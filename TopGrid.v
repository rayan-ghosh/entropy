==> flow/design.v <==
module SwarmNode (
    clk,
    rst_n,
    spike_in,
    decay_pulse,
    data_a,
    data_b,
    mac_en,
    mac_clr,
    mac_out,
    stress_reg
);
    input         clk;
    input         rst_n;
    input         spike_in;
    input         decay_pulse;
    input  [7:0]  data_a;
    input  [7:0]  data_b;
    input         mac_en;
    input         mac_clr;
    output [15:0] mac_out;
    output [7:0]  stress_reg;
    reg [15:0] mac_out;
    reg [7:0]  stress_reg;
    reg [15:0] accumulator;
    wire [15:0] product;
    always @(posedge clk or negedge rst_n) begin
        if (!rst_n) begin
            stress_reg <= 8'h00;
        end else begin
            if (spike_in && (stress_reg < 8'hFF)) begin
                stress_reg <= (stress_reg > 8'd250) ? 8'hFF : (stress_reg + 8'd5);
            end else if (decay_pulse && (stress_reg > 0)) begin
                stress_reg <= stress_reg - 8'd1;
            end
        end
    end
    assign product = data_a * data_b;
    always @(posedge clk or negedge rst_n) begin
        if (!rst_n) begin
            accumulator <= 16'h0000;
        end else if (mac_clr) begin
            accumulator <= 16'h0000;
        end else if (mac_en) begin
            accumulator <= accumulator + product;
        end
    end
    always @(*) begin
        if (stress_reg > 8'd200) begin
            mac_out = {accumulator[15:8], 8'h00}; 
        end else begin
            mac_out = accumulator;
        end
    end
endmodule
module TopGrid (
    clk,
    rst_n,
    spike_in_data_a,
    spike_in_data_b,
    spike_in_valid,
    fault_inject,
    spike_out_final
);
    input         clk;
    input         rst_n;
    input  [7:0]  spike_in_data_a;
    input  [7:0]  spike_in_data_b;
    input         spike_in_valid;
    input         fault_inject;
    output [15:0] spike_out_final;
    wire [7:0]  node00_stress;
    wire        backpressure;
    wire [15:0] n00_out, n01_out;
    assign backpressure = (node00_stress > 8'd200) || fault_inject;
    wire [7:0] n00_a = (!backpressure && spike_in_valid) ? spike_in_data_a : 8'd0;
    wire [7:0] n01_a = (backpressure && spike_in_valid)  ? spike_in_data_a : 8'd0;
    SwarmNode n00 (.clk(clk), .rst_n(rst_n), .spike_in(spike_in_valid), .decay_pulse(1'b0), .data_a(n00_a), .data_b(spike_in_data_b), .mac_en(spike_in_valid), .mac_clr(1'b0), .mac_out(n00_out), .stress_reg(node00_stress));
    SwarmNode n01 (.clk(clk), .rst_n(rst_n), .spike_in(backpressure), .decay_pulse(1'b0), .data_a(n01_a), .data_b(spike_in_data_b), .mac_en(backpressure), .mac_clr(1'b0), .mac_out(n01_out), .stress_reg());
    SwarmNode n11 (.clk(clk), .rst_n(rst_n), .spike_in(1'b1), .decay_pulse(1'b0), .data_a(8'd1), .data_b(8'd1), .mac_en(1'b1), .mac_clr(1'b0), .mac_out(spike_out_final), .stress_reg());
endmodule
* Tool chain data of TopGrid
Tool output for the design above, in the order of the flow. Lines are those of the file above, counted from 1. Operators: Yosys type, input widths -> output width; for muxes data width and select width s. Library cell names are shortened. The mark n/a stands for no value.
Inputs: top module TopGrid, clock input clk, cell library sky130hd, library corner tt_025C_1v80

* After elaboration
Yosys after proc, flatten, opt, wreduce and memory -nomap, before mapping. Memory bits, and registers merged into a memory's read port (data or address), are not among the register bits. Print and check cells are not counted. Equal cells are merged and count once.
Word-level totals: output and inout bits 16, bits of input ports 20, register bits 24, cells after elaboration 10
Operators by class: muxes and demuxes 3, add/sub/neg operators 2, order comparisons 3
Operators with widths (number):
- $mux 8 | 3
- $add 16x1->16 const B | 1
- $gt 8x8->1 const B | 2
- $add 8x3->8 const B | 1
- $lt 8x8->1 const B | 1

* Logic depth
Depth = most cells in a row (Yosys ltp): at word level without a register or memory, in the mapped netlist without a sequential cell, where the memories' decode and read muxes count.
Logic depth: depth in word-level cells 3, ABC_AREA 0, mapped depth 6, mapped depth without buffers 6

* Mapped cells and area
Yosys stat after the flow's synthesis: flattened, memories mapped to cells. It holds for the ABC_AREA given above (unset counts as 0); a run with the other value may have another netlist.
Synthesis totals: mapped area 0.0012299 mm^2, sequential area 0.0006006 mm^2, mapped flip-flops 24, buffers 9, cells in the netlist 113
Cell types:
- dfrtp_1 | number 24, area in all 600.576 um^2
- xor2_1 | number 9, area in all 78.826 um^2
- xnor2_1 | number 8, area in all 70.067 um^2
- buf_4 | number 8, area in all 60.058 um^2
- nor2b_1 | number 7, area in all 43.792 um^2
- nand2_1 | number 11, area in all 41.29 um^2
- ha_1 | number 3, area in all 37.536 um^2
- nand3_1 | number 7, area in all 35.034 um^2
- nor2_1 | number 8, area in all 30.029 um^2
- mux2_2 | number 2, area in all 22.522 um^2
- nor4_4 | number 1, area in all 21.27 um^2
- o311a_4 | number 1, area in all 21.27 um^2
- nand3_4 | number 1, area in all 17.517 um^2
- a21oi_1 | number 3, area in all 15.014 um^2
- nand4_1 | number 2, area in all 12.512 um^2
- and3_4 | number 1, area in all 11.261 um^2
- inv_1 | number 3, area in all 11.261 um^2
- and4_2 | number 1, area in all 10.01 um^2
Other cell types: 12; their cells: 13. The figures by module come from a second, unflattened synthesis with its own total; it is not the netlist above.
Second synthesis, totals: cell total of the unflattened synthesis 463, area total of the unflattened synthesis 0.0039651 mm^2
Each row is one instance without its submodules.
By module:
- SwarmNode | area 0.0039575 mm^2, cells 461, times used 1
- TopGrid | area 0.0000075 mm^2, cells 2, times used 1

* Timing after synthesis
OpenSTA on the mapped netlist: ideal clock, no wires. The path of least setup slack (recovery checks aside). Input and output delay are each 20% of the period. Register names are those of the netlist, which keeps one name where synthesis merged equal registers.
Path post-synthesis: path type reg2out, from register n11.stress_reg[2], to output port spike_out_final[1], period 2.34 ns, path slack 0.553 ns, stages 5, path buffers 1, data required time 1.872 ns, arrival 1.319 ns, path delay 1.319 ns, synthesis period reached 1.787 ns
"path delay" = arrival - input delay + setup time. At an output port there is no setup time. "stages" counts driving pins, that of a launching flip-flop among them; a cell with two outputs on the path counts twice. "synthesis period reached" = period - worst setup slack (recovery checks aside). The figure is calculated, with input and output delays left at 20% of the set period. Between the ends stands the longest chain of elaborated cells between them, by number of cells; it is not shown to be the way that was timed. Of several equally long chains one is given. A line is the first line of the expression or statement that the cell stems from. Yosys adds cells for indexed reads and writes and turns some case tables into memories. A register here has more assigning lines than the two given.
Between the ends, post-synthesis: cell sequence dfrtp_1 > buf_2 > o31a_1 > o311a_4 > nor2b_1, cells in the longest elaborated chain 2, elaborated cells between the ends (all ways) 2, RTL lines with such cells 1
RTL lines, path post-synthesis:
- start, declared | line 22 | output [7:0]  stress_reg;
- start, assigned | line 32 | stress_reg <= (stress_reg > 8'd250) ? 8'hFF : (stress_reg + 8'd5);
- start, assigned | line 34 | stress_reg <= stress_reg - 8'd1;
- $gt 8x8->1 | line 49 | if (stress_reg > 8'd200) begin
- $mux 8 | line 49
- end, declared | line 71 | output [15:0] spike_out_final;

* Path in the finished layout
Path of least setup slack in the final report of flow run 1 (OpenROAD, finished layout, wires in). Where an end is a register, its clock arrival counts in the times.
Path post-layout: path type reg2out, from register n11.stress_reg[2], to output port spike_out_final[1], stages 6, arrival 1.74 ns, period 2.07 ns, data required time 1.66 ns, path buffers 2, path slack -0.08 ns
Between the ends stands the longest chain of elaborated cells between them, by number of cells; it is not shown to be the way that was timed. Of several equally long chains one is given. A register here has more assigning lines than the two given.
Between the ends, post-layout: cell sequence dfrtp_1 > o31a_1 > o311a_4 > buf_4 > nor2b_2 > buf_2, cells in the longest elaborated chain 2, elaborated cells between the ends (all ways) 2, RTL lines with such cells 1
RTL lines, path post-layout:
- start, declared | line 22 | output [7:0]  stress_reg;
- start, assigned | line 32 | stress_reg <= (stress_reg > 8'd250) ? 8'hFF : (stress_reg + 8'd5);
- start, assigned | line 34 | stress_reg <= stress_reg - 8'd1;
- $gt 8x8->1 | line 49 | if (stress_reg > 8'd200) begin
- $mux 8 | line 49
- end, declared | line 71 | output [15:0] spike_out_final;

Ticket comment

Flow measurements of TopGrid on sky130hd: 2 stored runs with different settings, listed in no order. Input and output delays are each 20% of the period that was set; the output load is 0.01 pF.
"achieved clock period": clock period set for the run, less the worst setup slack. It is reckoned from that one timing run; input and output delays stay at 20% of the period that was set.
"worst setup path time" is the time allowed to the run's worst setup path (the clock period less input and output delay, where it has them) less its slack. Clock arrival times count: a late capture clock shortens it, a late launch clock lengthens it.
By "power" is meant OpenSTA's value without simulated activity: inputs other than the clock are taken to toggle once in ten clock periods, and the tool carries that through the logic.
[flow run 1] settings: period_ns=2.07, CORE_UTILIZATION=53, SETUP_SLACK_MARGIN=0.4, PLACE_DENSITY_LB_ADDON=0.25, TNS_END_PERCENT=80, GPL_ROUTABILITY_DRIVEN=1, SLEW_MARGIN=20, MAX_ROUTING_LAYER=met5, CAP_MARGIN=20, CORE_MARGIN=2
[flow run 1] result: chip area after synthesis (Yosys) 0.0012299 mm^2, die area 0.0027217 mm^2, standard-cell area of the final layout 0.0015865 mm^2, utilization 0.717, worst setup slack after layout -0.081 ns, total negative slack -0.548 ns, power 819.1 uW, achieved clock period 2.151 ns, worst setup path time 1.74 ns, worst setup path kind reg2out
[flow run 2] settings: period_ns=2.8, CORE_UTILIZATION=15, PLACE_DENSITY=0.94, HOLD_SLACK_MARGIN=0.3, CORE_ASPECT_RATIO=0.98, CELL_PAD_IN_SITES_DETAIL_PLACEMENT=2, TNS_END_PERCENT=80, GPL_TIMING_DRIVEN=1, CAP_MARGIN=30, SLEW_MARGIN=5, MAX_ROUTING_LAYER=met4, CORE_MARGIN=2
[flow run 2] result: chip area after synthesis (Yosys) 0.0012299 mm^2, die area 0.0089398 mm^2, standard-cell area of the final layout 0.0015302 mm^2, utilization 0.193, worst setup slack after layout 0.110 ns, total negative slack 0.000 ns, power 556.2 uW, achieved clock period 2.690 ns, worst setup path time 2.13 ns, worst setup path kind reg2out
